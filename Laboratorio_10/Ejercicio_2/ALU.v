==> flow/design.v <==
module ACU(input wire [3:0]D, input wire eneable, reset, clk, output reg [3:0]Q);
  always @ (posedge clk, posedge reset) begin
    if (reset) Q <= 0;
    else if (eneable) begin
        Q <= D;
    end
  end
endmodule  
module ALU_aritmetica(input wire [3:0] A,B, input wire [2:0] Select,
                      output wire Zero, Carry, output wire [3:0] Y );  
  reg [4:0] Oprnd;
  assign Zero = ~(Y[3]|Y[2]|Y[1]|Y[0]);  
  assign Carry = Oprnd[4];  
  assign Y = Oprnd[4:0];
  always @ (A, B, Select) begin  
    case (Select)
      3'b000: Oprnd <= A;  
      3'b001: Oprnd <= A-B;  
      3'b010: Oprnd <= B;  
      3'b011: Oprnd <= A+B;  
      3'b100: Oprnd <= ~(A|B);  
      default: Oprnd <= 0;
    endcase
  end
endmodule
module Circuito2(input [3:0]DataIn, input [2:0] Select, input clk, reset, enTri, enACU,
                 output wire [3:0] DataOut, output wire Z, C);
  wire [3:0] ALUOut, ACUOut;
  ALU_aritmetica A1(ACUOut, DataIn, Select, Z, C, ALUOut);
  Buffer4bits busDriver(enTri, ALUOut, DataOut);
  ACU A0(ALUOut, enACU, reset, clk, ACUOut);
endmodule 
module Buffer4bits(input T, input [3:0]I, output wire [3:0]Y);
  assign Y = (T) ? I: 4'bz ;
endmodule  
# --- From RTL to reports: Circuito2 ---
# What the tools print for Circuito2, step after step.
# Lines are those of the file above, counted from 1.
setup:
  top_module: "Circuito2"
  clock_port: "clk"
  lib: "sky130hd"
  pvt_corner: "tt_025C_1v80"

# --- Word-level counts ---
# Counts by Yosys on the flattened word-level netlist (proc, flatten, opt, wreduce; memories kept). Register bits leave out memories and registers merged into their read ports (data or address); mux counts leave out enables and synchronous resets folded into registers. Print and check cells are left out. Cells with the same type and inputs are merged into one.
classes:
  logic: 6
  mux: 2
  n_reduce_logical: 1
  eq_ne: 4
  n_addsub: 2
op_table:
  columns: ["op", "count"]
  rows:
  - ["case mux 5 bit (select 5 bit)", 1]
  - ["== test 3 x 2 -> 1 bit with constant B", 2]
  - ["adder 4 x 4 -> 5 bit", 1]
  - ["subtractor 4 x 4 -> 5 bit", 1]
  - ["NOT 5 bit", 1]
  - ["OR 4 bit", 1]
  - ["two-way mux 4 bit", 1]
  - ["OR 1 bit", 3]
  - ["== test 3 x 1 -> 1 bit with constant B", 1]
  - ["== test 3 bit with constant B", 1]
  - ["logical NOT 3 bit", 1]
  - ["NOT 1 bit", 1]
word_totals:
  reg_bits: 4
  out_inout_bits: 6
  in_bits: 11

# --- Logic depth ---
# Yosys ltp: most cells in a row. Word level: on the elaborated netlist, between registers, memories and ports. Mapped: between sequential cells and ports; inverters and the memories' decode and read muxes count.
logic_depth:
  ltp_word: 7
  abc_area: 0
  mapped_depth: 10
  depth_no_buf: 9

# --- Synthesis result ---
# The flow's flattened synthesis, as Yosys stat reports it; memories are mapped. The netlist is that of the ABC_AREA named above (0 if unset); the other value can give another one.
mapped:
  flip_flops: 4
  buffers: 4
  mapped_cells: 76
  synth_area_mm2: 0.0005918
by_type:
  columns: ["cell", "count", "type_area_um2"]
  rows:
  - ["sky130_fd_sc_hd__dfrtp_1", 4, 100.096]
  - ["sky130_fd_sc_hd__ha_1", 6, 75.072]
  - ["sky130_fd_sc_hd__a21oi_1", 10, 50.048]
  - ["sky130_fd_sc_hd__inv_1", 8, 30.029]
  - ["sky130_fd_sc_hd__nor2_1", 8, 30.029]
  - ["sky130_fd_sc_hd__a211oi_1", 3, 22.522]
  - ["sky130_fd_sc_hd__fa_1", 1, 20.019]
  - ["sky130_fd_sc_hd__nand2_1", 5, 18.768]
  - ["sky130_fd_sc_hd__o31a_4", 1, 17.517]
  - ["sky130_fd_sc_hd__xnor2_1", 2, 17.517]
  - ["sky130_fd_sc_hd__a21o_1", 2, 15.014]
  - ["sky130_fd_sc_hd__buf_2", 3, 15.014]
  - ["sky130_fd_sc_hd__and4bb_2", 1, 12.512]
  - ["sky130_fd_sc_hd__nand2b_1", 2, 12.512]
  - ["sky130_fd_sc_hd__mux2_2", 1, 11.261]
  - ["sky130_fd_sc_hd__a221o_1", 1, 10.01]
  - ["sky130_fd_sc_hd__and3b_2", 1, 10.01]
  - ["sky130_fd_sc_hd__mux2i_1", 1, 10.01]
# Not listed: further types 14, cells in them 16.
# By module: a second synthesis without flattening, with its own total; a netlist apart from the flattened one above.
unflattened:
  cells_unflattened: 68
  hier_area_mm2: 0.0006093
# Rows give one instance, submodules left out.
by_module:
  columns: ["mod", "area_mm2", "n_inst", "seq_area_mm2", "n_cells"]
  rows:
  - ["ALU_aritmetica", 0.0004304, 1, 0, 55]
  - ["ACU", 0.0001489, 1, 0.0001001, 9]
  - ["Buffer4bits", 0.00003, 1, 0, 4]
  - ["Circuito2", 0, 1, 0, 0]

# --- Path before layout ---
# Path of least setup slack by OpenSTA after synthesis, without wires, with an ideal clock, recovery checks aside; 20% of the period is set as input and as output delay. Where synthesis merged equal registers, the netlist keeps one of their names.
synth_timing:
  path_type: "input-to-output"
  from: "in Select[0]"
  to: "out Z"
  driving_pins: 9
  setup_slack_ns: -0.015
  launch_ns: 0.574
  path_delay_ns: 1.737
  in_delay_ns: 0.574
  clock_period_ns: 2.87
  out_delay_ns: 0.574
  arrival_time_ns: 2.311
  synth_period_reached_ns: 2.885
# "path_delay_ns" is the arrival time less input delay plus setup time.
# A path that ends at an output port has no setup time.
# "driving_pins": output pins that drive a net of the path, with the launching flip-flop's if there is one; two outputs of one cell count as two.
# "synth_period_reached_ns" is the clock period less the worst setup slack; recovery checks do not enter. This is arithmetic on one report: input and output delays are still those of the set period (20% each).
# The rows between start and end are the longest chain of elaborated cells between them; the timing report does not say that the signal goes this way. Where chains are equally long, one stands for them.
# A line is the first line of the expression or statement that the cell stems from. Yosys adds cells for indexed reads and writes and turns some case tables into memories.
synth_via:
  path_cell_list: "sky130_fd_sc_hd__buf_2 -> sky130_fd_sc_hd__and2b_2 -> sky130_fd_sc_hd__nand2_1 -> sky130_fd_sc_hd__o21ai_0 -> sky130_fd_sc_hd__fa_1 -> sky130_fd_sc_hd__nand2_1 -> sky130_fd_sc_hd__nor2_1 -> sky130_fd_sc_hd__a211oi_1 -> sky130_fd_sc_hd__and4_1"
  elab_chain_len: 6
synth_rtl:
  columns: ["element", "line", "source"]
  rows:
  - ["start: declaration", 26, "module Circuito2(input [3:0]DataIn, input [2:0] Select, input clk, reset, enTri, enACU,"]
  - ["== test 3 bit", 16, "case (Select)"]
  - ["case mux 5 bit (select 5 bit)", 16, null]
  - ["OR 1 bit x3", 12, "assign Zero = ~(Y[3]|Y[2]|Y[1]|Y[0]);"]
  - ["NOT 1 bit", 12, null]
  - ["end: declaration", 27, "output wire [3:0] DataOut, output wire Z, C);"]

# --- Worst path after layout ---
# From the final timing report of run A: the path of least setup slack in the routed layout; clock arrival at registers is part of the times.
layout_timing:
  path_type: "input-to-output"
  from: "in Select[0]"
  to: "out C"
  in_delay_ns: 0.48
  setup_slack_ns: -0.42
  out_delay_ns: 0.48
  arrival_time_ns: 2.34
  driving_pins: 11
  clock_period_ns: 2.41
  launch_ns: 0.48
# The rows between start and end are the longest chain of elaborated cells between them; the timing report does not say that the signal goes this way. Where chains are equally long, one stands for them.
layout_via:
  path_cell_list: "sky130_fd_sc_hd__buf_6 -> sky130_fd_sc_hd__and2b_2 -> sky130_fd_sc_hd__a21oi_2 -> sky130_fd_sc_hd__xor2_1 -> sky130_fd_sc_hd__ha_1 -> sky130_fd_sc_hd__buf_6 -> sky130_fd_sc_hd__a21o_1 -> sky130_fd_sc_hd__a21oi_2 -> sky130_fd_sc_hd__nor3_1 -> sky130_fd_sc_hd__a221o_1 -> sky130_fd_sc_hd__buf_2"
  elab_chain_len: 2
layout_rtl:
  columns: ["element", "line", "source"]
  rows:
  - ["start: declaration", 26, "module Circuito2(input [3:0]DataIn, input [2:0] Select, input clk, reset, enTri, enACU,"]
  - ["== test 3 bit", 16, "case (Select)"]
  - ["case mux 5 bit (select 5 bit)", 16, null]
  - ["end: declaration", 27, "output wire [3:0] DataOut, output wire Z, C);"]

# Flow runs of Circuito2

Top module Circuito2; platform sky130hd; tools Yosys and OpenROAD; 2 stored runs in no particular order. Input and output delays are each 20% of the period that was set; the output load is 0.01 pF.
"clock_period_reached_ns" = clock period - worst setup slack. The figure is calculated, with input and output delays left at 20% of the set period.
"critical_path_time_ns" means the part of the period allowed to the worst setup path (the constraints hold back 20% at inputs and 20% at outputs) less its slack; where the path has registers, the arrival times of their clocks count too.

--- run A ---
==> flow/run.sh <==
#!/bin/bash
# the make line also repeats the synthesis and layout settings of config.mk as NAME=value (left out here)
make -C /OpenROAD-flow-scripts/flow DESIGN_CONFIG=/design/flow/config.mk WORK_HOME=/design/flow/orfs CLKGATE_MAP_FILE= finish
==> flow/config.mk <==
export PLATFORM = sky130hd
export DESIGN_NAME = Circuito2
export DESIGN_NICKNAME = Circuito2
export VERILOG_FILES = /design/flow/design.v
export SDC_FILE = /design/flow/constraint.sdc
export NUM_CORES = 4
export LEC_CHECK = 0
export ABC_AREA = 0
export CAP_MARGIN = 20
export CORE_MARGIN = 2
export CORE_UTILIZATION = 37
export CTS_CLUSTER_DIAMETER = 38
export CTS_CLUSTER_SIZE = 58
export GPL_ROUTABILITY_DRIVEN = 0
export HOLD_SLACK_MARGIN = -0.06
export MAX_ROUTING_LAYER = met5
export PLACE_DENSITY_LB_ADDON = 0.08
export SETUP_SLACK_MARGIN = 0.62
export SLEW_MARGIN = 5
export TNS_END_PERCENT = 50
==> flow/constraint.sdc <==
create_clock -name core_clock -period 2.41 [get_ports {clk}]
set_input_delay 0.4820 -clock core_clock [delete_from_list [all_inputs] [get_ports {clk}]]
set_output_delay 0.4820 -clock core_clock [all_outputs]
set_load 0.01 [all_outputs]

==> results, as YAML <==
results:
  cell_area_final_mm2: 0.0010247
  ws_setup_ns: -0.416
  die_footprint_mm2: 0.0019356
  synthesis_area_mm2: 0.0005918
  clock_period_reached_ns: 2.826
  critical_path_time_ns: 1.86
  critical_path_kind: "input-to-output"

--- run B ---
==> flow/run.sh <==
#!/bin/bash
# the make line also repeats the synthesis and layout settings of config.mk as NAME=value (left out here)
make -C /OpenROAD-flow-scripts/flow DESIGN_CONFIG=/design/flow/config.mk WORK_HOME=/design/flow/orfs CLKGATE_MAP_FILE= finish
==> flow/config.mk <==
export PLATFORM = sky130hd
export DESIGN_NAME = Circuito2
export DESIGN_NICKNAME = Circuito2
export VERILOG_FILES = /design/flow/design.v
export SDC_FILE = /design/flow/constraint.sdc
export NUM_CORES = 4
export LEC_CHECK = 0
export CAP_MARGIN = 20
export CELL_PAD_IN_SITES_GLOBAL_PLACEMENT = 1
export CORE_ASPECT_RATIO = 1.7
export CORE_MARGIN = 2
export CORE_UTILIZATION = 44
export MAX_ROUTING_LAYER = met4
export MIN_ROUTING_LAYER = met2
export PLACE_DENSITY_LB_ADDON = 0.06
export SLEW_MARGIN = 5
==> flow/constraint.sdc <==
create_clock -name core_clock -period 2.38 [get_ports {clk}]
set_input_delay 0.4760 -clock core_clock [delete_from_list [all_inputs] [get_ports {clk}]]
set_output_delay 0.4760 -clock core_clock [all_outputs]
set_load 0.01 [all_outputs]

==> results, as YAML <==
outcome: "not finished: floorplanning ended with error PDN-0185"
